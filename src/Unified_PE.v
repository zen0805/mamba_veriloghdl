==> flow/design.v <==
module Unified_PE
(
    input clk,
    input reset,
    input [1:0] op_mode,    
    input clear_acc,       
    input signed [16-1:0] in_A,
    input signed [16-1:0] in_B,
    output reg signed [16-1:0] out_val
);
    localparam signed [16-1:0] MAX_POS = 16'sh7FFF;  
    localparam signed [16-1:0] MIN_NEG = 16'sh8000;  
    wire signed [2*16-1:0] mult_raw;
    wire signed [2*16-1:0] mult_shifted;
    reg signed [31:0] temp_result;
    reg signed [16-1:0] acc_reg;
    assign mult_raw = in_A * in_B;
    assign mult_shifted = mult_raw >>> 12;
    always @(*) begin
        case (op_mode)
            2'd0: begin 
                temp_result = acc_reg + mult_shifted;
            end
            2'd1: begin
                temp_result = mult_shifted; 
            end
            2'd2: begin
                temp_result = in_A + in_B;
            end
            default: temp_result = 0;
        endcase
    end
    always @(posedge clk or posedge reset) begin
        if (reset) begin
            acc_reg <= 0;
            out_val <= 0;
        end else if (clear_acc) begin
            acc_reg <= 0;
            out_val <= 0;
        end else begin
            if (temp_result > 32767) begin
                acc_reg <= MAX_POS;
            end else if (temp_result < -32768) begin
                acc_reg <= MIN_NEG;
            end else begin
                acc_reg <= temp_result[16-1:0];
            end
            out_val <= (temp_result > 32767) ? MAX_POS : 
                       ((temp_result < -32768) ? MIN_NEG : temp_result[16-1:0]);
        end
    end
endmodule
**Reports on Unified_PE**

The steps from the RTL of Unified_PE to its reports follow in flow order.
Line numbers count from 1 in the design file above.
A cell with n/a has no value.

- Top: Unified_PE
- Clock port: clk
- Library: sky130hd
- Timing corner: tt_025C_1v80

**Word-level counts**

Counts by Yosys on the flattened word-level netlist (proc, flatten, opt, wreduce; memories kept). Register bits leave out memories and registers merged into their read ports (data or address); mux counts leave out enables and synchronous resets folded into registers. Print and check cells are left out. Cells with the same type and inputs are merged into one.

- $mul: 1
- Muxes and demuxes: 4
- Add/sub/neg operators: 2
- Magnitude comparators: 2
- Equality and inequality tests: 2
- Reduce/logical cells: 1

Operators by type and width:

| kind | count |
|---|---|
| multiplier 16 x 16 -> 32 bit | 1 |
| case mux 32 bit (select 3 bit) | 1 |
| two-way mux 16 bit | 3 |
| greater-than comparator 32 x 16 -> 1 bit (second input constant) | 1 |
| less-than comparator 32 x 16 -> 1 bit (second input constant) | 1 |
| adder 16 x 20 -> 21 bit | 1 |
| adder 16 x 16 -> 17 bit | 1 |
| == test 2 x 1 -> 1 bit (second input constant) | 1 |
| == test 2 bit (second input constant) | 1 |
| zero test 2 bit | 1 |

- Word-level cells: 13
- Output and inout bits: 16
- Register bits after elaboration: 16

**Longest topological paths**

Yosys ltp: most cells in a row. Word level: on the elaborated netlist, between registers, memories and ports. Mapped: between sequential cells and ports; inverters and the memories' decode and read muxes count.

- Depth after elaboration: 7
- ABC_AREA: 0
- Depth in mapped cells: 37
- Gate-level depth less buffers: 33

**After synthesis**

Source: synth_stat.txt of the flow (Yosys; design flattened, memories mapped). It holds for the ABC_AREA given above (unset counts as 0); a run with the other value may have another netlist.
The area totals of this step are shown rounded.

- Flip-flop cells: 16
- Cell area after synthesis: 12460 um^2
- Sequential area: 400.4 um^2
- Buffers: 50
- Mapped cells: 1405

Cell types:

| cell type | count |
|---|---|
| sky130_fd_sc_hd__fa_1 | 263 |
| sky130_fd_sc_hd__ha_1 | 116 |
| sky130_fd_sc_hd__inv_1 | 308 |
| sky130_fd_sc_hd__and2_1 | 115 |
| sky130_fd_sc_hd__nand2_1 | 140 |
| sky130_fd_sc_hd__dfrtp_1 | 16 |
| sky130_fd_sc_hd__xnor2_1 | 31 |
| sky130_fd_sc_hd__a21oi_1 | 52 |
| sky130_fd_sc_hd__o21ai_0 | 36 |
| sky130_fd_sc_hd__xor2_1 | 20 |
| sky130_fd_sc_hd__clkbuf_1 | 42 |
| sky130_fd_sc_hd__a21o_1 | 20 |
| sky130_fd_sc_hd__nor2_1 | 37 |
| sky130_fd_sc_hd__o31ai_1 | 15 |
| sky130_fd_sc_hd__o21a_1 | 14 |
| sky130_fd_sc_hd__a211o_1 | 8 |
| sky130_fd_sc_hd__o21bai_1 | 9 |
| sky130_fd_sc_hd__nand3_1 | 13 |

Not listed: further types 54, cells in them 150.

**Path before layout**

OpenSTA on the mapped netlist: ideal clock, no wires. The path of least setup slack (recovery checks aside). Input and output delay are each 20% of the period. Register names are those of the netlist, which keeps one name where synthesis merged equal registers.

- Path kind: input port to flip-flop
- Start: input in_A[15]
- End: register acc_reg[10]
- External input delay: 2960 ps
- Stages on the path: 34
- Arrival: 10967 ps
- Buffers on the path: 4
- Delay of the path: 8142 ps
- Slack: 3698 ps
- Setup time: 135 ps
- Data required time: 14665 ps
- Clock period: 14800 ps
- Synthesis period reached: 11102 ps

"delay of the path" = arrival - input delay + setup time.
"stages on the path" counts driving pins, that of a launching flip-flop among them; a cell with two outputs on the path counts twice.
"synthesis period reached" = period - worst setup slack (recovery checks aside). The figure is calculated, with input and output delays left at 20% of the set period.
The rows between start and end are the longest chain of elaborated cells between them; the timing report does not say that the signal goes this way. Where chains are equally long, one stands for them.
Each line given opens the expression or statement behind the cell; cells for indexed reads and writes are added by Yosys, which also makes memories of some case tables.
A register here has more assigning lines than the two given.

- Path through: sky130_fd_sc_hd__clkbuf_1 > sky130_fd_sc_hd__clkbuf_1 > sky130_fd_sc_hd__nand2_1 > sky130_fd_sc_hd__inv_1 > sky130_fd_sc_hd__fa_1 > sky130_fd_sc_hd__inv_1 > sky130_fd_sc_hd__fa_1 > sky130_fd_sc_hd__inv_1 > sky130_fd_sc_hd__fa_1 > sky130_fd_sc_hd__fa_1 > sky130_fd_sc_hd__fa_1 > sky130_fd_sc_hd__inv_1 > sky130_fd_sc_hd__fa_1 > sky130_fd_sc_hd__inv_1 > sky130_fd_sc_hd__ha_1 > sky130_fd_sc_hd__buf_2 > sky130_fd_sc_hd__and4_1 > sky130_fd_sc_hd__nor2b_1 > sky130_fd_sc_hd__a32o_1 > sky130_fd_sc_hd__a31o_2 > sky130_fd_sc_hd__o2111ai_1 > sky130_fd_sc_hd__and3_1 > sky130_fd_sc_hd__ha_1 > sky130_fd_sc_hd__nand3_1 > sky130_fd_sc_hd__nor2_1 > sky130_fd_sc_hd__a221o_1 > sky130_fd_sc_hd__a31o_2 > sky130_fd_sc_hd__a21oi_1 > sky130_fd_sc_hd__xor2_1 > sky130_fd_sc_hd__o211ai_1 > sky130_fd_sc_hd__or4_4 > sky130_fd_sc_hd__o211ai_4 > sky130_fd_sc_hd__buf_6 > sky130_fd_sc_hd__o31ai_1
- Cells in the longest elaborated chain: 7

RTL lines, path post-synthesis:

| element | RTL line | RTL |
|---|---|---|
| start: declaration | 7 | `input signed [16-1:0] in_A,` |
| multiplier 16 x 16 -> 32 bit | 17 | `assign mult_raw = in_A * in_B;` |
| adder 16 x 20 -> 21 bit | 22 | `temp_result = acc_reg + mult_shifted;` |
| case mux 32 bit (select 3 bit) | 20 | `case (op_mode)` |
| less-than comparator 32 x 16 -> 1 bit | 43 | `end else if (temp_result < -32768) begin` |
| two-way mux 16 bit | 43 |  |
| two-way mux 16 bit | 41 | `if (temp_result > 32767) begin` |
| two-way mux 16 bit | 37 | `end else if (clear_acc) begin` |
| end: assignment | 38 | `acc_reg <= 0;` |
| end: assignment | 46 | `acc_reg <= temp_result[16-1:0];` |
| end: declaration | 16 | `reg signed [16-1:0] acc_reg;` |

**Path in the finished layout**

From the final timing report of flow run B: the path of least setup slack in the routed layout; clock arrival at registers is part of the times.
The report prints the path's times to 10 ps; the period is as set.

- Path kind: input port to flip-flop
- Start: input in_B[3]
- End: register acc_reg[6]
- Clock period: 6240 ps
- Slack: -2830 ps
- External input delay: 1250 ps
- Setup time: 150 ps
- Buffers on the path: 5
- Arrival: 9160 ps
- Stages on the path: 34
- Data required time: 6330 ps

The rows between start and end are the longest chain of elaborated cells between them; the timing report does not say that the signal goes this way. Where chains are equally long, one stands for them.
A register here has more assigning lines than the two given.

- Path through: sky130_fd_sc_hd__buf_8 > sky130_fd_sc_hd__buf_6 > sky130_fd_sc_hd__buf_6 > sky130_fd_sc_hd__and2_4 > sky130_fd_sc_hd__fa_2 > sky130_fd_sc_hd__inv_4 > sky130_fd_sc_hd__fa_2 > sky130_fd_sc_hd__inv_2 > sky130_fd_sc_hd__buf_6 > sky130_fd_sc_hd__fa_1 > sky130_fd_sc_hd__fa_1 > sky130_fd_sc_hd__fa_1 > sky130_fd_sc_hd__inv_2 > sky130_fd_sc_hd__fa_1 > sky130_fd_sc_hd__inv_2 > sky130_fd_sc_hd__ha_4 > sky130_fd_sc_hd__and4_4 > sky130_fd_sc_hd__nor2b_4 > sky130_fd_sc_hd__a32o_2 > sky130_fd_sc_hd__a31o_4 > sky130_fd_sc_hd__nor2_4 > sky130_fd_sc_hd__xnor2_2 > sky130_fd_sc_hd__ha_4 > sky130_fd_sc_hd__or3_4 > sky130_fd_sc_hd__a211o_1 > sky130_fd_sc_hd__a21oi_2 > sky130_fd_sc_hd__o21ai_2 > sky130_fd_sc_hd__xnor2_1 > sky130_fd_sc_hd__nor3_1 > sky130_fd_sc_hd__a211o_1 > sky130_fd_sc_hd__or4_4 > sky130_fd_sc_hd__o211ai_4 > sky130_fd_sc_hd__buf_6 > sky130_fd_sc_hd__o31ai_1
- Cells in the longest elaborated chain: 7

RTL lines, path after layout:

| element | RTL line | RTL |
|---|---|---|
| start: declaration | 8 | `input signed [16-1:0] in_B,` |
| multiplier 16 x 16 -> 32 bit | 17 | `assign mult_raw = in_A * in_B;` |
| adder 16 x 20 -> 21 bit | 22 | `temp_result = acc_reg + mult_shifted;` |
| case mux 32 bit (select 3 bit) | 20 | `case (op_mode)` |
| less-than comparator 32 x 16 -> 1 bit | 43 | `end else if (temp_result < -32768) begin` |
| two-way mux 16 bit | 43 |  |
| two-way mux 16 bit | 41 | `if (temp_result > 32767) begin` |
| two-way mux 16 bit | 37 | `end else if (clear_acc) begin` |
| end: assignment | 38 | `acc_reg <= 0;` |
| end: assignment | 46 | `acc_reg <= temp_result[16-1:0];` |
| end: declaration | 16 | `reg signed [16-1:0] acc_reg;` |

==> results <==
Measured data: module Unified_PE, platform sky130hd, 2 stored runs of the flow under differing settings, order arbitrary. Input and output delays are each 20% of the period that was set; the output load is 0.01 pF.
"period reached" = clock period - worst setup slack. The figure is calculated, with input and output delays left at 20% of the set period.
"time of the worst setup path": the worst setup path's part of the clock period (all of it between registers, 20% less for each end at a port) less its slack. A launch clock that arrives late makes it longer, a capture clock that arrives late makes it shorter.
"time of the worst setup path" is given in steps of 10 ps.
Measured values are rounded.

### Flow run A

==> flow/run.sh <==
#!/bin/bash
# the make line also repeats the synthesis and layout settings of config.mk as NAME=value (left out here)
make -C /OpenROAD-flow-scripts/flow DESIGN_CONFIG=/design/flow/config.mk WORK_HOME=/design/flow/orfs CLKGATE_MAP_FILE= finish
==> flow/config.mk <==
export PLATFORM = sky130hd
export DESIGN_NAME = Unified_PE
export DESIGN_NICKNAME = Unified_PE
export VERILOG_FILES = /design/flow/design.v
export SDC_FILE = /design/flow/constraint.sdc
export NUM_CORES = 4
export LEC_CHECK = 0
export ABC_AREA = 1
export CAP_MARGIN = 25
export CELL_PAD_IN_SITES_GLOBAL_PLACEMENT = 2
export CORE_ASPECT_RATIO = 1.58
export CORE_MARGIN = 2
export CORE_UTILIZATION = 56
export GPL_ROUTABILITY_DRIVEN = 0
export GPL_TIMING_DRIVEN = 1
export HOLD_SLACK_MARGIN = 0.18
export MIN_ROUTING_LAYER = met1
export PLACE_DENSITY = 0.46
export SLEW_MARGIN = 10
==> flow/constraint.sdc <==
create_clock -name core_clock -period 7.43 [get_ports {clk}]
set_input_delay 1.4860 -clock core_clock [delete_from_list [all_inputs] [get_ports {clk}]]
set_output_delay 1.4860 -clock core_clock [all_outputs]
set_load 0.01 [all_outputs]

Outcome of flow run A: stopped before the end: placement reported GPL-0301

### Flow run B

==> flow/run.sh <==
#!/bin/bash
# the make line also repeats the synthesis and layout settings of config.mk as NAME=value (left out here)
make -C /OpenROAD-flow-scripts/flow DESIGN_CONFIG=/design/flow/config.mk WORK_HOME=/design/flow/orfs CLKGATE_MAP_FILE= finish
==> flow/config.mk <==
export PLATFORM = sky130hd
export DESIGN_NAME = Unified_PE
export DESIGN_NICKNAME = Unified_PE
export VERILOG_FILES = /design/flow/design.v
export SDC_FILE = /design/flow/constraint.sdc
export NUM_CORES = 4
export LEC_CHECK = 0
export CAP_MARGIN = 20
export CORE_MARGIN = 2
export CORE_UTILIZATION = 40
export SLEW_MARGIN = 20
==> flow/constraint.sdc <==
create_clock -name core_clock -period 6.24 [get_ports {clk}]
set_input_delay 1.2480 -clock core_clock [delete_from_list [all_inputs] [get_ports {clk}]]
set_output_delay 1.2480 -clock core_clock [all_outputs]
set_load 0.01 [all_outputs]

Results of flow run B:
- Time of the worst setup path: 7820 ps
- Worst path kind: input port to flip-flop
- Utilization after routing: 55.7%
- Synthesized cell area: 12460 um^2
- Period reached: 9066 ps
- Total die area: 32580 um^2
- Worst setup slack after layout: -2826 ps
- Standard-cell area of the final layout: 17090 um^2
- Total negative slack: -44450 ps
- Worst hold slack after layout: 884 ps
